==> flow/design.v <==
module i2c_sr1
  (
   input       clk_i,
   input       rstn_i,
   input       smb_alert_in_i,
   input       rw_pe_clr_i,
   input       rw_start_i,
   input       rw_nostretch_i,
   input       rw_smbus_i,
   input       rw_smbtype_i,
   input       rw_alert_i,
   input       rw_iterren_i,
   input       rw_itevten_i,
   input       rw_itbufen_i,
   input [5:0] rw_freq_i,
   input       rr_msl_i,  
   input       rr_tra_i,  
   input [7:0] rr_pec_i,
   output reg  rr_sb_o,
   output reg  rr_addr_o,
   output reg  rr_btf_o,
   output reg  rr_stopf_o,
   output      rr_rxne_o,
   output      rr_txe_o,
   output reg  rr_add10_o,
   input       rw_berr_i,
   output      rw_berr_set_o,
   output      rw_berr_val_o,
   input       rw_arlo_i,
   output      rw_arlo_set_o,
   output      rw_arlo_val_o,
   input       rw_af_i,
   output      rw_af_set_o,
   output      rw_af_val_o,
   input       rw_ovr_i,
   output      rw_ovr_set_o,
   output      rw_ovr_val_o,
   input       rw_pecerr_i,
   output      rw_pecerr_set_o,
   output      rw_pecerr_val_o,
   input       rw_timeout_i,
   output      rw_timeout_set_o,
   output      rw_timeout_val_o,
   input       rw_smbalert_i,
   output      rw_smbalert_set_o,
   output      rw_smbalert_val_o,
   output      it_event_o,
   output      it_error_o,
   output      ph_addr_o,
   input       mst_state_idle_i,
   input       mst_set_sb_i,
   input       mst_set_addr_i,
   input       slv_set_addr_i,
   input       mst_set_btf_i,
   input       slv_set_btf_i,
   input       mst_set_add10_i,
   input       mst_set_berr_i,
   input       slv_set_berr_i,
   input       mst_set_af_i,
   input       slv_set_af_i,
   input       slv_set_alert_i,
   input       slv_set_perr_i,
   input       mst_set_perr_i,
   input       mst_tx_cmplt_i,
   input       mst_rxbyte_rdy_i,
   input       ic_clk_oe_i,
   input       scl_int_i,
   input       s_det_i,
   input       p_det_i,
   input       tx_pop_i,
   input       rx_push_i,
   input       arb_lost_i,
   input       wr_dr_i,
   input       rd_dr_i,
   input       rd_sr2_i,
   input       wr_cr1_i
   );
    assign it_event_o  = rw_itevten_i & (rr_sb_o | rr_addr_o | rr_add10_o | rr_btf_o | rr_stopf_o | 
                                         (rw_itbufen_i & (rr_txe_o | rr_rxne_o)));
    assign it_error_o = rw_iterren_i & (rw_berr_i | rw_arlo_i | rw_af_i | rw_ovr_i | rw_pecerr_i | rw_timeout_i | rw_smbalert_i);
    always @(posedge clk_i or negedge rstn_i) begin
        if (!rstn_i) begin
            rr_sb_o <= 1'b0;
        end
        else if(rw_pe_clr_i | wr_dr_i) begin
            rr_sb_o <= 1'b0;
        end
        else if(mst_set_sb_i) begin
            rr_sb_o <= 1'b1 ;
        end
    end
    always @(posedge clk_i or negedge rstn_i) begin
        if (!rstn_i) begin
            rr_addr_o <= 1'b0;
        end
        else if(rw_pe_clr_i | rd_sr2_i) begin
            rr_addr_o <= 1'b0;
        end
        else if(mst_set_addr_i | slv_set_addr_i) begin
            rr_addr_o <= 1'b1;
        end
    end
    reg [1:0] st_dr;
    assign ph_addr_o = ~st_dr[1] ;
    always @(posedge clk_i or negedge rstn_i) begin
        if (!rstn_i) begin
            st_dr <= 2'b0;
        end
        else if(rw_pe_clr_i | rw_arlo_i | s_det_i | (p_det_i & rr_tra_i)) begin
            st_dr <= 2'b0;
        end
        else begin
            st_dr[1] <= rr_addr_o & rd_sr2_i ? 1'b1 : st_dr[1] ;
            st_dr[0] <= (wr_dr_i | rx_push_i) ? 1'b1 : (rd_dr_i | tx_pop_i) ? 1'b0 : st_dr[0] ;
        end
    end
    assign rr_txe_o  =  rr_tra_i & st_dr[1] & ~st_dr[0] ;
    assign rr_rxne_o  = ~rr_tra_i &st_dr[1] & st_dr[0] ;
    reg btf_set_r;
    always @(posedge clk_i or negedge rstn_i) begin
        if (!rstn_i) begin
            btf_set_r <= 1'b0;
        end
        else begin
            btf_set_r <= (mst_set_btf_i | slv_set_btf_i) ;
        end
    end
    always @(posedge clk_i or negedge rstn_i) begin
        if (!rstn_i) begin
            rr_btf_o <= 1'b0;
        end
        else if(rw_pe_clr_i | p_det_i | s_det_i | rw_nostretch_i) begin
            rr_btf_o <= 1'b0;
        end
        else begin
            rr_btf_o <= btf_set_r ? 1'b1 : (tx_pop_i | rx_push_i) ? 1'b0 : rr_btf_o ;
        end
    end
    always @(posedge clk_i or negedge rstn_i) begin
        if (!rstn_i) begin
            rr_add10_o <= 1'b0;
        end
        else begin
            rr_add10_o <= (rw_pe_clr_i | wr_dr_i) ? 1'b0 : mst_set_add10_i ? 1'b1 : rr_add10_o ;
        end
    end
    always @(posedge clk_i or negedge rstn_i) begin
        if (!rstn_i) begin
            rr_stopf_o <= 1'b0;
        end
        else begin
            rr_stopf_o <= (rw_pe_clr_i | rr_msl_i | wr_cr1_i) ? 1'b0 : (p_det_i & ~rw_af_i) ? 1'b1 : rr_stopf_o;
        end
    end
    assign rw_berr_set_o  = rw_pe_clr_i | (mst_set_berr_i | slv_set_berr_i);
    assign rw_berr_val_o  = rw_pe_clr_i ? 1'b0 : 1'b1 ;
    assign rw_arlo_set_o  = rw_pe_clr_i | arb_lost_i ;
    assign rw_arlo_val_o  = rw_pe_clr_i ? 1'b0 : 1'b1 ;
    assign rw_af_set_o  = rw_pe_clr_i | (mst_set_af_i | slv_set_af_i) ;
    assign rw_af_val_o  = rw_pe_clr_i ? 1'b0 : 1'b1 ;
    assign rw_ovr_set_o  = rw_pe_clr_i | (slv_set_btf_i & rw_nostretch_i) ;
    assign rw_ovr_val_o  = rw_pe_clr_i ? 1'b0 : 1'b1 ;
    assign rw_pecerr_set_o  = rw_pe_clr_i | slv_set_perr_i | mst_set_perr_i;
    assign rw_pecerr_val_o  = rw_pe_clr_i ? 1'b0 : (rr_pec_i != 8'h0) ;
    wire ps0_us,ps0_ms,ps0_tout;
    wire ps1_us,ps1_ms,ps1_tout;
    reg [5:0] cnt0_ck,cnt1_ck;
    reg [9:0] cnt0_us,cnt1_us;
    reg [4:0] cnt0_ms,cnt1_ms;
    reg       cnt1_en;
    wire      ext_det;
    wire [4:0] tout1_ms;
    wire       cnt1_beg,cnt1_end;
    assign ps0_us = (cnt0_ck == rw_freq_i - 6'b1) ;
    assign ps0_ms = ps0_us & (cnt0_us == 10'd999) ;
    assign ps0_tout  = ps0_ms & (cnt0_ms == 5'd24) ;  
    always @(posedge clk_i or negedge rstn_i) begin
        if (!rstn_i) begin
            cnt0_ck  <= 6'b0;
            cnt0_us  <= 10'b0;
            cnt0_ms  <= 5'b0;
        end
        else if(~rw_smbus_i | scl_int_i)begin
            cnt0_ck  <= 6'b0;
            cnt0_us  <= 10'b0;
            cnt0_ms  <= 5'b0;
        end
        else begin
            cnt0_ck  <= ps0_us   ? 6'b0  : cnt0_ck + 6'b1 ;
            cnt0_us  <= ps0_ms   ? 10'b0 : cnt0_us + {9'd0,ps0_us} ;
            cnt0_ms  <= ps0_tout ? 5'b0  : cnt0_ms + {4'd0,ps0_ms} ;
        end
    end
    assign ext_det  = ic_clk_oe_i ;
    assign ps1_us = (cnt1_ck == rw_freq_i - 6'b1) ;
    assign ps1_ms  = ps1_us & (cnt1_us == 10'd999) ;
    assign tout1_ms  = rr_msl_i ? 5'd9 : 5'd24 ;
    assign cnt1_beg = (mst_tx_cmplt_i | mst_rxbyte_rdy_i | s_det_i) ; 
    assign cnt1_end = (mst_tx_cmplt_i | mst_rxbyte_rdy_i | p_det_i) ; 
    assign ps1_tout = ps1_ms & (cnt1_ms == tout1_ms) ;
    always @(posedge clk_i or negedge rstn_i) begin
        if (!rstn_i) begin
            cnt1_ck <= 6'b0;
            cnt1_us <= 10'b0;
            cnt1_ms <= 5'b0;
            cnt1_en <= 1'b0;
        end
        else if(~rw_smbus_i | p_det_i)begin
            cnt1_ck <= 6'b0;
            cnt1_us <= 10'b0;
            cnt1_ms <= 5'b0;
            cnt1_en <= 1'b0;
        end
        else begin
            cnt1_en  <= cnt1_beg ? 1'b1  : cnt1_end ? 1'b0  : cnt1_en ;
            cnt1_ck  <= cnt1_beg ? 6'b0  : ps1_us   ? 6'b0  : cnt1_ck + {5'd0,cnt1_en & ext_det};
            cnt1_us  <= cnt1_beg ? 10'b0 : ps1_ms   ? 10'b0 : cnt1_us + {9'd0,ps1_us} ;
            cnt1_ms  <= cnt1_beg ? 5'b0  : ps1_tout ? 5'b0  : cnt1_ms + {4'd0,ps1_ms} ;
        end
    end
    assign rw_timeout_set_o  = rw_pe_clr_i | (ps0_tout | ps1_tout) ;
    assign rw_timeout_val_o  = rw_pe_clr_i ? 1'b0 : 1'b1 ;
    reg [1:0] alert_in_sync;
    always @(posedge clk_i or negedge rstn_i) begin
        if (!rstn_i) begin
            alert_in_sync <= 2'b11;
        end
        else if(rw_smbus_i & rw_smbtype_i) begin
            alert_in_sync <= {alert_in_sync[0],smb_alert_in_i};
        end
    end
    assign rw_smbalert_set_o  = rw_pe_clr_i | ~alert_in_sync[1] | slv_set_alert_i ;
    assign rw_smbalert_val_o  = rw_pe_clr_i ? 1'b0 : 1'b1 ;
endmodule
# --- From RTL to reports: i2c_sr1 ---
# Tool output for the design above, in the order of the flow.
# Lines are those of the file above, counted from 1.
# Operators carry their Yosys type and port widths (W data, S select, Z words).
# Library cell names are shortened.
design:
  top: "i2c_sr1"
  clock: "clk_i"
  lib: "sky130hd"
  pvt_corner: "tt_025C_1v80"

# --- Elaborated design ---
# Yosys after proc, flatten, opt, wreduce and memory -nomap, before mapping. Memory bits, and registers merged into a memory's read port (data or address), are not among the register bits. Print and check cells are not counted. Equal cells are merged and count once.
classes:
  logic: 67
  equal: 6
  n_addsub: 7
  muxes: 37
  n_reduce_logical: 9
ops:
  columns: ["cell", "count"]
  rows:
  - ["$mux W10", 5]
  - ["$or A1 B1 Y1", 44]
  - ["$mux W6", 5]
  - ["$mux W5", 6]
  - ["$mux W1", 21]
  - ["$add A10 B1 Y10", 2]
  - ["$eq A10 B10 Y1 const B", 2]
  - ["$and A1 B1 Y1", 17]
  - ["$eq A6 B6 Y1", 2]
  - ["$reduce_bool A2 Y1", 5]
  - ["$add A5 B1 Y5", 2]
  - ["$reduce_bool A3 Y1", 3]
  - ["$reduce_bool A8 Y1", 1]
  - ["$not A1 Y1", 6]
  - ["$add A6 B1 Y6", 1]
  - ["$add A6 B1 Y6 const B", 1]
  - ["$sub A6 B1 Y6 const B", 1]
  - ["$eq A5 B5 Y1", 1]
  - ["$eq A5 B5 Y1 const B", 1]
bits:
  out_inout_bits: 24
  input_bits: 62
  wordCells: 142
  reg_bits: 53

# --- Depth ---
# Yosys ltp: most cells in a row. Word level: on the elaborated netlist, between registers, memories and ports. Mapped: between sequential cells and ports; inverters and the memories' decode and read muxes count.
logic_depth:
  ltp_word: 7
  ABC_AREA: 0
  mapped_depth: 12
  ltp_nobuf: 11

# --- After synthesis ---
# The flow's flattened synthesis, as Yosys stat reports it; memories are mapped. The netlist is that of the ABC_AREA named above (0 if unset); the other value can give another one.
types:
  columns: ["type", "count", "area_total_um2"]
  rows:
  - ["dfrtp_1", 51, 1.28E+03]
  - ["xnor2_1", 22, 192.685]
  - ["xor2_1", 21, 183.926]
  - ["nor3_1", 34, 170.163]
  - ["ha_1", 12, 150.144]
  - ["nand3_1", 20, 100.096]
  - ["nor3b_1", 12, 90.086]
  - ["nor2_1", 23, 86.333]
  - ["dfstp_2", 2, 52.55]
  - ["a211oi_1", 6, 45.043]
  - ["buf_4", 6, 45.043]
  - ["xnor3_1", 2, 45.043]
  - ["inv_1", 11, 41.29]
  - ["nand2_1", 11, 41.29]
  - ["nor3_4", 2, 32.531]
  - ["nor4_1", 5, 31.28]
  - ["and3_1", 4, 25.024]
  - ["xor3_2", 1, 25.024]
# Not listed: further types 19, cells in them 37.
mapped:
  stdcells: 282
  seq_area_um2: 1328.8
  ff_cells: 53
  synth_area_um2: 2910.3
  buf_cells: 11

# --- Timing after synthesis ---
# Source: OpenSTA report_checks on the synthesized netlist (no wires, ideal clock, input and output delay 20% of the period each), path of least setup slack; recovery checks are left aside. Register names are those of the netlist, which keeps one name where synthesis merged equal registers.
synth_timing:
  kind: "in2out"
  start: "in rw_freq_i[0]"
  end: "out rw_timeout_set_o"
  arrival_time_ns: 2.120
  input_delay_ns: 0.652
  slack_ns: 0.488
  path_buffers: 0
  required_ns: 2.608
  tclk_ns: 3.26
  path_delay_ns: 1.468
  output_delay_ns: 0.652
  stages: 7
  launch_ns: 0.652
  synth_period_reached_ns: 2.772
# "path_delay_ns" is the arrival time less input delay plus setup time.
# At an output port there is no setup time.
# "stages" counts driving pins, that of a launching flip-flop among them; a cell with two outputs on the path counts twice.
# "synth_period_reached_ns" is the clock period less the worst setup slack; recovery checks do not enter. This is arithmetic on one report: input and output delays are still those of the set period (20% each).
# The rows between start and end are the longest chain of elaborated cells between them; the timing report does not say that the signal goes this way. Where chains are equally long, one stands for them.
# A line is the first line of the expression or statement that the cell stems from. Yosys adds cells for indexed reads and writes and turns some case tables into memories.
synth_via:
  cell_sequence: "inv_1 -> ha_1 -> nor3b_1 -> xnor3_1 -> nand4_1 -> nor4_4 -> a211o_1"
  elab_chain_cells: 6
  cone_cells: 9
  classes_between: "1 x add/sub; 2 x eq/ne; 6 x logic"
synth_rtl:
  columns: ["item", "line", "text"]
  rows:
  - ["from (decl)", 15, "input [5:0] rw_freq_i,"]
  - ["$sub A6 B1 Y6", 174, "assign ps0_us = (cnt0_ck == rw_freq_i - 6'b1) ;"]
  - ["$eq A6 B6 Y1", 174, null]
  - ["$and A1 B1 Y1", 175, "assign ps0_ms = ps0_us & (cnt0_us == 10'd999) ;"]
  - ["$and A1 B1 Y1", 176, "assign ps0_tout  = ps0_ms & (cnt0_ms == 5'd24) ;"]
  - ["$or A1 B1 Y1 x2", 221, "assign rw_timeout_set_o  = rw_pe_clr_i | (ps0_tout | ps1_tout) ;"]
  - ["to (decl)", 42, "output      rw_timeout_set_o,"]

# --- Worst path after layout ---
# From the final timing report of stored run 1: the path of least setup slack in the routed layout; clock arrival at registers is part of the times.
layout_timing:
  kind: "reg2out"
  start: "reg cnt1_us[5]"
  end: "out rw_timeout_set_o"
  launch_ns: 0.31
  slack_ns: -0.03
  required_ns: 2.06
  stages: 7
  tclk_ns: 2.57
  path_buffers: 1
  arrival_time_ns: 2.09
  output_delay_ns: 0.51
# The rows between start and end are the longest chain of elaborated cells between them; the timing report does not say that the signal goes this way. Where chains are equally long, one stands for them.
# At most two assigning lines are given for a register; there are more.
layout_via:
  cell_sequence: "dfrtp_1 -> and3_4 -> nand2_2 -> or4_4 -> nor4_4 -> a211o_1 -> buf_6"
  elab_chain_cells: 5
  cone_cells: 5
  lines_between: 3
  classes_between: "1 x eq/ne; 4 x logic"
layout_rtl:
  columns: ["item", "line", "text"]
  rows:
  - ["from (decl)", 168, "reg [9:0] cnt0_us,cnt1_us;"]
  - ["from (assign)", 204, "cnt1_us <= 10'b0;"]
  - ["from (assign)", 217, "cnt1_us  <= cnt1_beg ? 10'b0 : ps1_ms   ? 10'b0 : cnt1_us + {9'd0,ps1_us} ;"]
  - ["$eq A10 B10 Y1", 196, "assign ps1_ms  = ps1_us & (cnt1_us == 10'd999) ;"]
  - ["$and A1 B1 Y1", 196, null]
  - ["$and A1 B1 Y1", 200, "assign ps1_tout = ps1_ms & (cnt1_ms == tout1_ms) ;"]
  - ["$or A1 B1 Y1 x2", 221, "assign rw_timeout_set_o  = rw_pe_clr_i | (ps0_tout | ps1_tout) ;"]
  - ["to (decl)", 42, "output      rw_timeout_set_o,"]

# 2 stored runs of i2c_sr1 in the flow (synthesis by Yosys, layout by OpenROAD, sky130hd cells), in arbitrary order. Constraints: input delay and output delay 20% of the set period each, output load 0.01 pF.
# "achievedPeriod_ns" = clock period - worst setup slack. The figure is calculated, with input and output delays left at 20% of the set period.
# By "critical_path_time_ns" is meant the share of the clock period that the worst setup path is allowed (20% is reserved at inputs, 20% at outputs), minus its slack. Clock arrival times at its registers enter into it.
# "power.total_mw" rests on the timing tool's default activity at the inputs, not on a simulated workload.
runs:
  - name: "stored run 1"
    settings:
      period_ns: 2.57
      CORE_UTILIZATION: 39
      PLACE_DENSITY_LB_ADDON: 0.19
      CORE_MARGIN: 10
      ABC_AREA: 0
      GPL_TIMING_DRIVEN: 0
      CTS_CLUSTER_SIZE: 58
      CTS_CLUSTER_DIAMETER: 325
      MIN_ROUTING_LAYER: "met1"
      MAX_ROUTING_LAYER: "met5"
      CAP_MARGIN: 20
      SLEW_MARGIN: 20
    results:
      synthArea_um2: 2910.3
      final_die_area_um2: 11317.8
      cell_area_final_um2: 4229.1
      post_route_util_pct: 58.3
      final_setup_ws_ns: -0.034
      setupTns_ns: -0.034
      power.total_mw: 1.625
      achievedPeriod_ns: 2.604
      critical_path_time_ns: 2.09
      path_kind: "reg2out"
  - name: "stored run 2"
    settings:
      period_ns: 3.89
      CORE_UTILIZATION: 30
      SETUP_SLACK_MARGIN: -0.21
      PLACE_DENSITY_LB_ADDON: 0.19
      CORE_MARGIN: 8
      CELL_PAD_IN_SITES_DETAIL_PLACEMENT: 2
      GPL_ROUTABILITY_DRIVEN: 1
      CTS_CLUSTER_DIAMETER: 338
      CAP_MARGIN: 15
      SLEW_MARGIN: 40
      MAX_ROUTING_LAYER: "met5"
    results:
      synthArea_um2: 2910.3
      final_die_area_um2: 13109.1
      cell_area_final_um2: 4061.4
      post_route_util_pct: 42.3
      final_setup_ws_ns: -0.043
      setupTns_ns: -0.043
      power.total_mw: 1.069
      achievedPeriod_ns: 3.933
      critical_path_time_ns: 2.38
      path_kind: "in2out"
